==> flow/design.v <==
module dual_port_ram(input [7:0] din, 
                     input [3:0] addr,
                     input clock,  
                     input wr_enb, rd_enb, rst, 
                     output reg [7:0] dout); 
    reg [7:0] mem[15:0]; 
    integer i; 
    always@(posedge clock)
        begin 
            if(rst)
                begin 
                    for(i = 0; i <= 15; i = i + 1)
                        begin 
                            mem[i] <= 8'd0; 
                        end 
                end 
            else if(wr_enb == 1)
                mem[addr] <= din; 
            else
                mem[addr] <= mem[addr];
        end
    always@(posedge clock)
        begin 
            if(rst)
                dout <= 4'd0; 
            else if(rd_enb == 1)
                dout <= mem[addr]; 
            else
                dout <= dout;
        end
endmodule 
== Reports on dual_port_ram ==
Tool output for the design above, in the order of the flow.
Line numbers count from 1 in the design file above.
The mark n/a stands for no value.

* Design top: dual_port_ram
* Clock: clock
* Library: sky130hd
* Library corner: tt_025C_1v80

== Elaborated design ==
Counts by Yosys on the flattened word-level netlist (proc, flatten, opt, wreduce; memories kept). Register bits leave out memories and registers merged into their read ports (data or address); mux counts leave out enables and synchronous resets folded into registers. Print and check cells are left out. Cells with the same type and inputs are merged into one.
Yosys's memory passes give these memory sizes; they may raise the number of words (mostly to a power of two), join words into wider ones and drop unused or constant bits.

* Register bits: 8
* Latch bits: 0
* Bits in writable memories: 128
* ROM bits: 0
* Memories kept: 1
* Input port bits: 16
* Output and inout port bits: 8
* Cells after elaboration: 13

* Add/subtract/negate cells: 0
* Multipliers: 0
* Div/mod/pow operators: 0
* Order comparisons: 0
* Equal/unequal tests: 0
* Shift operators: 0
* Muxes and demuxes: 10
* Bitwise logic cells: 1
* Reduce/logical cells: 0

{| class="wikitable"
|+ Memories
! name !! depth !! bits a word !! RTL line !! RTL
|-
| mem || 16 || 8 || 6 || <nowiki>reg [7:0] mem[15:0];</nowiki>
|}

{| class="wikitable"
|+ Operators by type and width
! cell !! number
|-
| 2-to-1 mux 8 bit || 5
|-
| 2-to-1 mux 1 bit || 5
|-
| OR 1 bit || 1
|}

== Depth ==
Depth = most cells in a row (Yosys ltp): at word level without a register or memory, in the mapped netlist without a sequential cell, where the memories' decode and read muxes count.

* Depth after elaboration: 3
* ABC_AREA: 0
* Depth in mapped cells: 7
* Gate-level depth less buffers: 4

== Mapped cells and area ==
Source: synth_stat.txt of the flow (Yosys; design flattened, memories mapped). It holds for the ABC_AREA given above (unset counts as 0); a run with the other value may have another netlist.

* Mapped cells: 490
* Chip area (Yosys): 0.0062648 mm²
* Sequential area: 0.0040038 mm²
* Flip-flop cells: 136
* Buffers: 24

{| class="wikitable"
|+ Cells by type
! type !! number !! total area (µm²)
|-
| sky130_fd_sc_hd__edfxtp_1 || 128 || 3.84E+03
|-
| sky130_fd_sc_hd__mux2i_1 || 64 || 640.614
|-
| sky130_fd_sc_hd__nor2_1 || 134 || 502.982
|-
| sky130_fd_sc_hd__a22oi_1 || 27 || 202.694
|-
| sky130_fd_sc_hd__a31oi_2 || 16 || 200.192
|-
| sky130_fd_sc_hd__dfxtp_1 || 8 || 160.154
|-
| sky130_fd_sc_hd__nand2b_1 || 17 || 106.352
|-
| sky130_fd_sc_hd__nand2_1 || 26 || 97.594
|-
| sky130_fd_sc_hd__nor2b_1 || 13 || 81.328
|-
| sky130_fd_sc_hd__a22oi_2 || 5 || 62.56
|-
| sky130_fd_sc_hd__buf_4 || 8 || 60.058
|-
| sky130_fd_sc_hd__a221oi_1 || 6 || 52.55
|-
| sky130_fd_sc_hd__buf_6 || 4 || 45.043
|-
| sky130_fd_sc_hd__o21bai_1 || 6 || 45.043
|-
| sky130_fd_sc_hd__a2111oi_2 || 2 || 30.029
|-
| sky130_fd_sc_hd__clkbuf_1 || 7 || 26.275
|-
| sky130_fd_sc_hd__buf_2 || 4 || 20.019
|-
| sky130_fd_sc_hd__nand3_1 || 4 || 20.019
|}

Not listed: further types 7, cells in them 11.

== Path before layout ==
Source: OpenSTA report_checks on the synthesized netlist (no wires, ideal clock, input and output delay 20% of the period each), path of least setup slack; recovery checks are left aside. Register names are those of the netlist, which keeps one name where synthesis merged equal registers.

* Path kind: input port to flip-flop
* Start: in addr[1]
* End: mem mem[2][0]
* Clock period: 1.7 ns
* External input delay: 0.340 ns
* Setup time: 0.334 ns
* Launch time at the first pin: 0.340 ns
* Arrival: 1.368 ns
* Data required time: 1.366 ns
* Path slack: -0.002 ns
* Delay of the path: 1.362 ns
* Stages on the path: 6
* Buffers on the path: 3
* Synthesis period reached: 1.702 ns

"delay of the path" = arrival - input delay + setup time.
"stages on the path" counts driving pins, that of a launching flip-flop among them; a cell with two outputs on the path counts twice.
"synthesis period reached" is the clock period less the worst setup slack; recovery checks do not enter. This is arithmetic on one report: input and output delays are still those of the set period (20% each).
The path ends at the enable pin of a flip-flop; only ways to that pin are counted.

* Cell sequence: sky130_fd_sc_hd__buf_4 -> sky130_fd_sc_hd__buf_4 -> sky130_fd_sc_hd__nor2b_1 -> sky130_fd_sc_hd__clkbuf_1 -> sky130_fd_sc_hd__nand2_1 -> sky130_fd_sc_hd__nand2b_1
* Length of the longest elaborated chain: 0
* Elaborated cells on any way between the ends: 0
* RTL lines with such cells: 0

{| class="wikitable"
|+ Ends and longest elaborated chain, after synthesis
! element !! RTL line !! RTL
|-
| start, declared || 2 || <nowiki>input [3:0] addr,</nowiki>
|-
| end, declared || 6 || <nowiki>reg [7:0] mem[15:0];</nowiki>
|}

== Timing after layout ==
From the final timing report of flow run 1: the path of least setup slack in the routed layout; clock arrival at registers is part of the times.

* Path kind: flip-flop to flip-flop
* Start: mem mem[11][5]
* End: mem mem[8][5]
* Clock period: 1.27 ns
* Setup time: 0.25 ns
* Launch time at the first pin: 0.45 ns
* Arrival: 1.83 ns
* Data required time: 1.48 ns
* Path slack: -0.35 ns
* Stages on the path: 6
* Buffers on the path: 1

The rows between start and end are the longest chain of elaborated cells between them; the timing report does not say that the signal goes this way. Where chains are equally long, one stands for them.
Each line given opens the expression or statement behind the cell; cells for indexed reads and writes are added by Yosys, which also makes memories of some case tables.
A memory read counts as a cell of the chain, while the word-level depth stops at memories.

* Cell sequence: sky130_fd_sc_hd__edfxtp_1 -> sky130_fd_sc_hd__mux2i_4 -> sky130_fd_sc_hd__a22oi_2 -> sky130_fd_sc_hd__a31oi_2 -> sky130_fd_sc_hd__buf_12 -> sky130_fd_sc_hd__nor2_1
* Length of the longest elaborated chain: 4
* Elaborated cells on any way between the ends: 4
* RTL lines with such cells: 3
* Those cells by class: mux: 3; memory: 1

{| class="wikitable"
|+ Ends and longest elaborated chain, post-layout
! element !! RTL line !! RTL
|-
| start, declared || 6 || <nowiki>reg [7:0] mem[15:0];</nowiki>
|-
| memory (16 x 8 bit) || 6 ||
|-
| 2-to-1 mux 8 bit || 17 || <nowiki>else if(wr_enb == 1)</nowiki>
|-
| 2-to-1 mux 8 bit || 10 || <nowiki>if(rst)</nowiki>
|-
| 2-to-1 mux 8 bit || n/a ||
|-
| end, declared || 6 ||
|}

Memo
Re: implementation data of dual_port_ram

2 stored runs of dual_port_ram in the flow (synthesis by Yosys, layout by OpenROAD, sky130hd cells), in arbitrary order. Constraints: input delay and output delay 20% of the set period each, output load 0.01 pF.
"reached clock period" = clock period - worst setup slack. The figure is calculated, with input and output delays left at 20% of the set period.
"time on the worst setup path" is the time allowed to the run's worst setup path (the clock period less input and output delay, where it has them) less its slack. Clock arrival times count: a late capture clock shortens it, a late launch clock lengthens it.

=== Flow run 1 ===
{| class="wikitable"
! Setting !! Value
|-
| period_ns || 1.27
|-
| CORE_UTILIZATION || 26
|-
| SETUP_SLACK_MARGIN || 0.07
|-
| PLACE_DENSITY_LB_ADDON || 0.29
|-
| CELL_PAD_IN_SITES_GLOBAL_PLACEMENT || 0
|-
| CELL_PAD_IN_SITES_DETAIL_PLACEMENT || 2
|-
| TNS_END_PERCENT || 100
|-
| GPL_ROUTABILITY_DRIVEN || 1
|-
| CTS_CLUSTER_DIAMETER || 368
|-
| CAP_MARGIN || 25
|-
| SLEW_MARGIN || 10
|-
| CORE_MARGIN || 2
|-
! Result !! Value
|-
| Mapped cell area after synthesis || 0.0062648 mm²
|-
| Total die area || 0.0253526 mm²
|-
| Standard-cell area after routing || 0.0103186 mm²
|-
| Setup slack of the worst path || -0.351 ns
|-
| Reached clock period || 1.621 ns
|-
| Time on the worst setup path || 1.62 ns
|-
| Class of the worst setup path || flip-flop to flip-flop
|}

=== Flow run 2 ===
{| class="wikitable"
! Setting !! Value
|-
| period_ns || 1.97
|-
| CORE_UTILIZATION || 47
|-
| CAP_MARGIN || 20
|-
| CORE_MARGIN || 2
|-
| SLEW_MARGIN || 20
|-
! Result !! Value
|-
| Mapped cell area after synthesis || 0.0062648 mm²
|-
| Total die area || 0.0142683 mm²
|-
| Standard-cell area after routing || 0.0083155 mm²
|-
| Setup slack of the worst path || 0.082 ns
|-
| Reached clock period || 1.888 ns
|-
| Time on the worst setup path || 1.49 ns
|-
| Class of the worst setup path || input port to flip-flop
|}
