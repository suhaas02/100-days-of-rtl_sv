==> flow/design.v <==
module synchronous_fifo(input clock, rst, mode, input [7:0] din, output reg [7:0] dout, output full, empty); 
    reg [7:0] mem[15:0]; 
    integer i; 
    reg [3:0] wr_ptr; 
    reg [3:0] rd_ptr; 
    assign full = (wr_ptr == 4'd15 && rd_ptr == 1'b0) ? 1'b1 : 1'd0; 
    assign empty = (wr_ptr == rd_ptr) ? 1'b1 : 1'b0; 
    always@(posedge clock)
        begin 
            if(rst) begin 
                for(i = 0; i < 16; i = i + 1)
                    mem[i] <= 8'd0; 
                wr_ptr <= 0; 
            end 
            else if(mode == 0 && !full) begin 
                mem[wr_ptr] <= din; 
                wr_ptr <= wr_ptr + 1'b1; 
            end 
            else
                wr_ptr <= wr_ptr; 
        end 
    always@(posedge clock)
        begin 
            if(rst) begin 
                dout <= 8'd0; 
                rd_ptr <= 0; 
            end 
            else if(mode && !empty) begin 
                dout <= mem[rd_ptr];
                rd_ptr <= rd_ptr + 1'b1; 
            end 
            else
                rd_ptr <= rd_ptr; 
        end 
endmodule 
From RTL to reports: synchronous_fifo
What the tools print for synchronous_fifo, step after step.
Lines are those of the file above, counted from 1.
Library cell names are shortened.
A cell with - has no value.
Design
  top: synchronous_fifo
  clock: clock
  library: sky130hd
  corner: tt_025C_1v80

Elaborated design
Counts by Yosys on the flattened word-level netlist (proc, flatten, opt, wreduce; memories kept). Register bits leave out memories and registers merged into their read ports (data or address); mux counts leave out enables and synchronous resets folded into registers. Print and check cells are left out. Cells with the same type and inputs are merged into one.
Yosys's memory passes give these memory sizes; they may raise the number of words (mostly to a power of two), join words into wider ones and drop unused or constant bits.
Operators by class
  add/subtract/negate cells: 2
  equality and inequality tests: 2
  muxes and demuxes: 9
  bitwise gates (word level): 1
  reductions and logical operators: 6
Operator list (count)
  8-bit two-way mux: 2
  4-bit by 1-bit adder with 4-bit output (second input constant): 2
  4-bit two-way mux: 2
  1-bit two-way mux: 5
  4-bit equality test: 1
  4-bit equality test (second input constant): 1
  4-bit logical NOT: 1
  1-bit logical AND: 3
  1-bit logical NOT: 2
  1-bit inverter: 1
Word-level totals
  register bits after elaboration: 8
  memory bits (writable): 128
  memory cells: 1
  elaborated cells: 23
Memory list
  mem: words 16, width 8, line 2  | reg [7:0] mem[15:0];

Logic depth
Yosys ltp: most cells in a row. Word level: on the elaborated netlist, between registers, memories and ports. Mapped: between sequential cells and ports; inverters and the memories' decode and read muxes count.
Depth
  word-level depth: 7
  ABC_AREA: 0
  mapped depth: 9
  gate-level depth less buffers: 6

After synthesis
Source: synth_stat.txt of the flow (Yosys; design flattened, memories mapped). It holds for the ABC_AREA given above (unset counts as 0); a run with the other value may have another netlist.
Cell types (count)
  edfxtp_1: 128
  and2_1: 129
  mux2i_1: 34
  mux4_2: 15
  dfxtp_1: 16
  nor2_1: 28
  buf_6: 9
  o22ai_1: 16
  ha_1: 6
  or2_2: 12
  a311oi_1: 7
  a211oi_1: 6
  buf_2: 9
  clkbuf_1: 12
  nand2_1: 12
  nor3_2: 4
  a311oi_2: 2
  mux4_1: 1
Other cell types: 25; their cells: 41.
Mapped netlist
  cell count: 487
  synthesis area: 6764.0 µm²
  area of sequential cells: 4164.0 µm²
  flip-flops: 144
  buffers: 31

Worst setup path after synthesis
Source: OpenSTA report_checks on the synthesized netlist (no wires, ideal clock, input and output delay 20% of the period each), path of least setup slack; recovery checks are left aside. Register names are those of the netlist, which keeps one name where synthesis merged equal registers.
Timing after synthesis
  kind: reg-to-reg
  start point: reg rd_ptr[0]
  end point: mem mem[12][0]
  period: 2.59 ns
  setup time: 0.329 ns
  arrival: 1.963 ns
  data required time: 2.261 ns
  path slack: 0.297 ns
  path delay: 2.292 ns
  stages: 10
  buffers on the path: 3
  synthesis period reached: 2.293 ns
"path delay" is the arrival time less input delay plus setup time.
"stages": output pins that drive a net of the path, with the launching flip-flop's if there is one; two outputs of one cell count as two.
"synthesis period reached" is the clock period less the worst setup slack; recovery checks do not enter. This is arithmetic on one report: input and output delays are still those of the set period (20% each).
The rows between start and end are the longest chain of elaborated cells between them; the timing report does not say that the signal goes this way. Where chains are equally long, one stands for them.
Each line given opens the expression or statement behind the cell; cells for indexed reads and writes are added by Yosys, which also makes memories of some case tables.
At most two assigning lines are given for a register; there are more.
The path ends at the enable pin of a flip-flop; only ways to that pin are counted.
On the way, after synthesis
  path through: dfxtp_1 > buf_6 > buf_6 > buf_6 > inv_1 > ha_1 > nor4bb_2 > nand3b_1 > nor2_1 > or2_1
  length of the longest elaborated chain: 7
RTL lines, path after synthesis
  start: declaration: line 5  | reg [3:0] rd_ptr;
  start: assignment: line 30  | rd_ptr <= rd_ptr + 1'b1;
  start: assignment: line 33  | rd_ptr <= rd_ptr;
  4-bit logical NOT: line 6  | assign full = (wr_ptr == 4'd15 && rd_ptr == 1'b0) ? 1'b1 : 1'd0;
  1-bit logical AND: line 6
  1-bit two-way mux: line 6
  1-bit logical NOT: line 15  | else if(mode == 0 && !full) begin
  1-bit logical AND: line 15
  4-bit two-way mux: line 15
  4-bit two-way mux: line 10  | if(rst) begin
  end: declaration: line 2  | reg [7:0] mem[15:0];

Worst path after layout
From the final timing report of stored run 1: the path of least setup slack in the routed layout; clock arrival at registers is part of the times.
Timing after layout
  kind: reg-to-output
  start point: reg wr_ptr[0]
  end point: out full
  period: 1.81 ns
  output delay: 0.36 ns
  arrival: 1.68 ns
  data required time: 1.45 ns
  path slack: -0.23 ns
  stages: 5
  buffers on the path: 1
The rows between start and end are the longest chain of elaborated cells between them; the timing report does not say that the signal goes this way. Where chains are equally long, one stands for them.
At most two assigning lines are given for a register; there are more.
On the way, after layout
  path through: dfxtp_4 > ha_4 > nor4bb_4 > and3_1 > buf_2
  length of the longest elaborated chain: 3
RTL lines, path after layout
  start: declaration: line 4  | reg [3:0] wr_ptr;
  start: assignment: line 17  | wr_ptr <= wr_ptr + 1'b1;
  start: assignment: line 20  | wr_ptr <= wr_ptr;
  4-bit equality test: line 6  | assign full = (wr_ptr == 4'd15 && rd_ptr == 1'b0) ? 1'b1 : 1'd0;
  1-bit logical AND: line 6
  1-bit two-way mux: line 6
  end: declaration: line 1  | module synchronous_fifo(input clock, rst, mode, input [7:0] din, output reg [7:0] dout, output full, empty);

Hand-over note for synchronous_fifo

Measured data: module synchronous_fifo, platform sky130hd, 2 stored runs of the flow under differing settings, order arbitrary. Input and output delays are each 20% of the period that was set; the output load is 0.01 pF.

Flow files of stored run 1
==> flow/run.sh <==
#!/bin/bash
# the make line also repeats the synthesis and layout settings of config.mk as NAME=value (left out here)
make -C /OpenROAD-flow-scripts/flow DESIGN_CONFIG=/design/flow/config.mk WORK_HOME=/design/flow/orfs CLKGATE_MAP_FILE= finish
==> flow/config.mk <==
export PLATFORM = sky130hd
export DESIGN_NAME = synchronous_fifo
export DESIGN_NICKNAME = synchronous_fifo
export VERILOG_FILES = /design/flow/design.v
export SDC_FILE = /design/flow/constraint.sdc
export NUM_CORES = 4
export LEC_CHECK = 0
export CAP_MARGIN = 20
export CORE_MARGIN = 8
export CORE_UTILIZATION = 65
export CTS_CLUSTER_SIZE = 49
export MAX_ROUTING_LAYER = met5
export MIN_ROUTING_LAYER = met1
export PLACE_DENSITY_LB_ADDON = 0.2
export SETUP_SLACK_MARGIN = 0.04
export SLEW_MARGIN = 20
==> flow/constraint.sdc <==
create_clock -name core_clock -period 1.81 [get_ports {clock}]
set_input_delay 0.3620 -clock core_clock [delete_from_list [all_inputs] [get_ports {clock}]]
set_output_delay 0.3620 -clock core_clock [all_outputs]
set_load 0.01 [all_outputs]

report of stored run 1
yosys chip area after synthesis (um^2): 6764.0
finish__design__die__area: 13926.4
finish__design__instance__area__stdcell: 8858.5
finish__timing__setup__ws: -0.234

Flow files of stored run 2
==> flow/run.sh <==
#!/bin/bash
# the make line also repeats the synthesis and layout settings of config.mk as NAME=value (left out here)
make -C /OpenROAD-flow-scripts/flow DESIGN_CONFIG=/design/flow/config.mk WORK_HOME=/design/flow/orfs CLKGATE_MAP_FILE= finish
==> flow/config.mk <==
export PLATFORM = sky130hd
export DESIGN_NAME = synchronous_fifo
export DESIGN_NICKNAME = synchronous_fifo
export VERILOG_FILES = /design/flow/design.v
export SDC_FILE = /design/flow/constraint.sdc
export NUM_CORES = 4
export LEC_CHECK = 0
export CAP_MARGIN = 0
export CELL_PAD_IN_SITES_DETAIL_PLACEMENT = 1
export CORE_MARGIN = 2
export CORE_UTILIZATION = 65
export GPL_TIMING_DRIVEN = 1
export HOLD_SLACK_MARGIN = 0.1
export MAX_ROUTING_LAYER = met4
export MIN_ROUTING_LAYER = met2
export SETUP_SLACK_MARGIN = -0.2
export SLEW_MARGIN = 20
==> flow/constraint.sdc <==
create_clock -name core_clock -period 3.45 [get_ports {clock}]
set_input_delay 0.6900 -clock core_clock [delete_from_list [all_inputs] [get_ports {clock}]]
set_output_delay 0.6900 -clock core_clock [all_outputs]
set_load 0.01 [all_outputs]

report of stored run 2
yosys chip area after synthesis (um^2): 6764.0
finish__design__die__area: 11238.1
finish__design__instance__area__stdcell: 7584.8
finish__timing__setup__ws: -0.043

End of note.
