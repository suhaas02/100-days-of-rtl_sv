==> flow/design.v <==
module single_port_ram(input [7:0] din, 
                       input [2:0] addr, 
                       input clock, 
                       input rst, 
                       input mode, 
                       output reg [7:0] dout);
    reg [7:0] mem[7:0]; 
    integer i; 
    always@(posedge clock)
        begin 
            if(rst)
                begin 
                    for(i = 0; i < 8; i = i + 1)
                        begin 
                            mem[i] <= 8'd0; 
                        end
                end 
            else if(mode)
                dout <= mem[addr]; 
            else if(mode == 0)
                mem[addr] <= din;
        end 
endmodule 
# Reports on single_port_ram

The steps from the RTL of single_port_ram to its reports follow in flow order.
Lines are those of the file above, counted from 1.
Operators: Yosys type, input widths -> output width; for muxes data width and select width s.
Cell names lack the library's common part.
A cell with - has no value.

Top module: single_port_ram
Clock input: clock
Cell library: sky130hd
Timing corner: tt_025C_1v80

# Word level

Yosys after proc, flatten, opt, wreduce and memory -nomap, before mapping. Enables and synchronous resets that opt folds into registers are not counted as muxes. Memory bits, and registers merged into a memory's read port (data or address), are not among the register bits. Print and check cells are not counted. Equal cells are merged and count once.
Yosys's memory passes give these memory sizes; they may raise the number of words (mostly to a power of two), join words into wider ones and drop unused or constant bits.

RAM bits: 64
Latch bits: 0
Register bits after elaboration: 0
Output and inout port bits: 8
Input bits: 14
Memories: 1
ROM bits: 0

Div/mod/pow operators: 0
$add $sub $neg: 0
Magnitude comparators: 0
Shift operators: 0
Multiplexer cells: 7
Reductions and logical operators: 1
Multiply operators: 0
Bitwise gates (word level): 1
Equal/unequal tests: 0

Memory list:

| memory | depth | width | line | source |
| mem    | 8     | 8     | 7    | `reg [7:0] mem[7:0];` |

Operators with widths:

| kind             | count |
| $mux 8           | 2 |
| $mux 3           | 2 |
| $mux 1           | 3 |
| $reduce_and 2->1 | 1 |
| $not 1->1        | 1 |

# Depth

Depth = most cells in a row (Yosys ltp): at word level without a register or memory, in the mapped netlist without a sequential cell, where the memories' decode and read muxes count.

Depth in word-level cells: 2
ABC_AREA: 0
Depth in mapped cells: 5

# Netlist

Yosys stat after the flow's synthesis: flattened, memories mapped to cells. It holds for the ABC_AREA given above (unset counts as 0); a run with the other value may have another netlist.

Cell types:

| cell     | count | total area (µm²) |
| edfxtp_1 | 72    | 2.16E+03 |
| and2_1   | 65    | 406.64 |
| mux4_2   | 12    | 270.259 |
| nand2_1  | 22    | 82.579 |
| or2_2    | 9     | 56.304 |
| mux4_1   | 2     | 52.55 |
| nor2_4   | 3     | 33.782 |
| nor2_2   | 3     | 18.768 |
| a221oi_1 | 2     | 17.517 |
| nor3_4   | 1     | 16.266 |
| buf_4    | 2     | 15.014 |
| nand2b_1 | 2     | 12.512 |
| buf_6    | 1     | 11.261 |
| mux2_2   | 1     | 11.261 |
| or3_4    | 1     | 11.261 |
| or3b_4   | 1     | 11.261 |
| buf_2    | 2     | 10.01 |
| nor3_2   | 1     | 10.01 |

Other cell types: 7; their cells: 7.

Flip-flop cells: 72
Chip area (Yosys): 3250.6 µm²
Cells in the netlist: 209

# Path before layout

OpenSTA on the mapped netlist: ideal clock, no wires. The path of least setup slack (recovery checks aside). Input and output delay are each 20% of the period. Register names are those of the netlist, which keeps one name where synthesis merged equal registers.

Path type: input -> register
From: input addr[2]
To: memory mem[0][0]
Stages: 4
Period: 1.91 ns
Library setup time: 0.309 ns
Slack: 0.236 ns
Arrival time: 1.364 ns
Delay of the path: 1.291 ns
Path buffers: 1
Input delay: 0.382 ns
Synthesis period reached: 1.674 ns

"delay of the path" = arrival - input delay + setup time.
"stages" counts driving pins, that of a launching flip-flop among them; a cell with two outputs on the path counts twice.
"synthesis period reached" = period - worst setup slack (recovery checks aside). The figure is calculated, with input and output delays left at 20% of the set period.
The rows between start and end are the longest chain of elaborated cells between them; the timing report does not say that the signal goes this way. Where chains are equally long, one stands for them.
A line is the first line of the expression or statement that the cell stems from. Yosys adds cells for indexed reads and writes and turns some case tables into memories.

Cells stage by stage: buf_6 > or3_4 > nor3_4 > or2_2
Length of the longest elaborated chain: 2

Ends and longest elaborated chain, post-synthesis:

| what               | line | source |
| start: declaration | 2    | `input [2:0] addr,` |
| $mux 3             | 18   | `else if(mode)` |
| $mux 3             | 11   | `if(rst)` |
| end: declaration   | 7    | `reg [7:0] mem[7:0];` |

# Path in the finished layout

Path of least setup slack in the final report of flow run A (OpenROAD, finished layout, wires in). Where an end is a register, its clock arrival counts in the times.

Path type: register -> output
From: register dout[5]
To: output dout[5]
Stages: 2
Output delay: 0.32 ns
Arrival time: 1.26 ns
Slack: 0.03 ns
Period: 1.62 ns
Path buffers: 1

Cells stage by stage: edfxtp_1 > clkdlybuf4s50_1
Length of the longest elaborated chain: 0

Ends and longest elaborated chain, after layout:

| what               | line | source |
| start: declaration | 6    | `output reg [7:0] dout);` |
| end: declaration   | 6    |  |

Ticket comment

Below are 2 stored runs of the flow (Yosys, OpenROAD; platform sky130hd) on single_port_ram, each with its settings and what was measured, unordered. Constraints: input delay and output delay 20% of the set period each, output load 0.01 pF.
"achieved clock period" means the clock period less the worst setup slack. The figure is calculated, with input and output delays left at 20% of the set period.
By "worst setup path time" is meant the share of the clock period that the worst setup path is allowed (20% is reserved at inputs, 20% at outputs), minus its slack. Clock arrival times at its registers enter into it.
By "overall power" is meant OpenSTA's value without simulated activity: inputs other than the clock are taken to toggle once in ten clock periods, and the tool carries that through the logic.
A setting shown as - is not set for that run.

| name                                         | flow run A         | flow run B           |
| period_ns                                    | 1.62               | 0.981                |
| CORE_UTILIZATION                             | 62                 | 23                   |
| SETUP_SLACK_MARGIN                           | 0.08               | 0.12                 |
| PLACE_DENSITY_LB_ADDON                       | 0.06               | 0.01                 |
| HOLD_SLACK_MARGIN                            | 0.18               | -                    |
| CORE_ASPECT_RATIO                            | 1.13               | 0.98                 |
| TNS_END_PERCENT                              | 15                 | 40                   |
| MIN_ROUTING_LAYER                            | met2               | met1                 |
| MAX_ROUTING_LAYER                            | met5               | -                    |
| CAP_MARGIN                                   | 20                 | 20                   |
| CORE_MARGIN                                  | 2                  | 2                    |
| SLEW_MARGIN                                  | 20                 | 20                   |
| CELL_PAD_IN_SITES_GLOBAL_PLACEMENT           | -                  | 0                    |
| CELL_PAD_IN_SITES_DETAIL_PLACEMENT           | -                  | 2                    |
| ABC_AREA                                     | -                  | 0                    |
| CTS_CLUSTER_SIZE                             | -                  | 72                   |
| CTS_CLUSTER_DIAMETER                         | -                  | 375                  |
| chip area in the Yosys report (µm²)          | 3250.6             | 3250.6               |
| full die area (µm²)                          | 5839.1             | 15099.9              |
| standard-cell area of the final layout (µm²) | 3911.2             | 4505.6               |
| utilization after routing                    | 0.759              | 0.322                |
| setup slack of the critical path (ns)        | 0.034              | -0.295               |
| setup total negative slack (ns)              | 0.000              | -12.922              |
| worst hold slack after layout (ns)           | 0.606              | 0.399                |
| overall power (µW)                           | 3985               | 7742                 |
| achieved clock period (ns)                   | 1.586              | 1.276                |
| worst setup path time (ns)                   | 1.26               | 1.28                 |
| critical path kind                           | register -> output | register -> register |
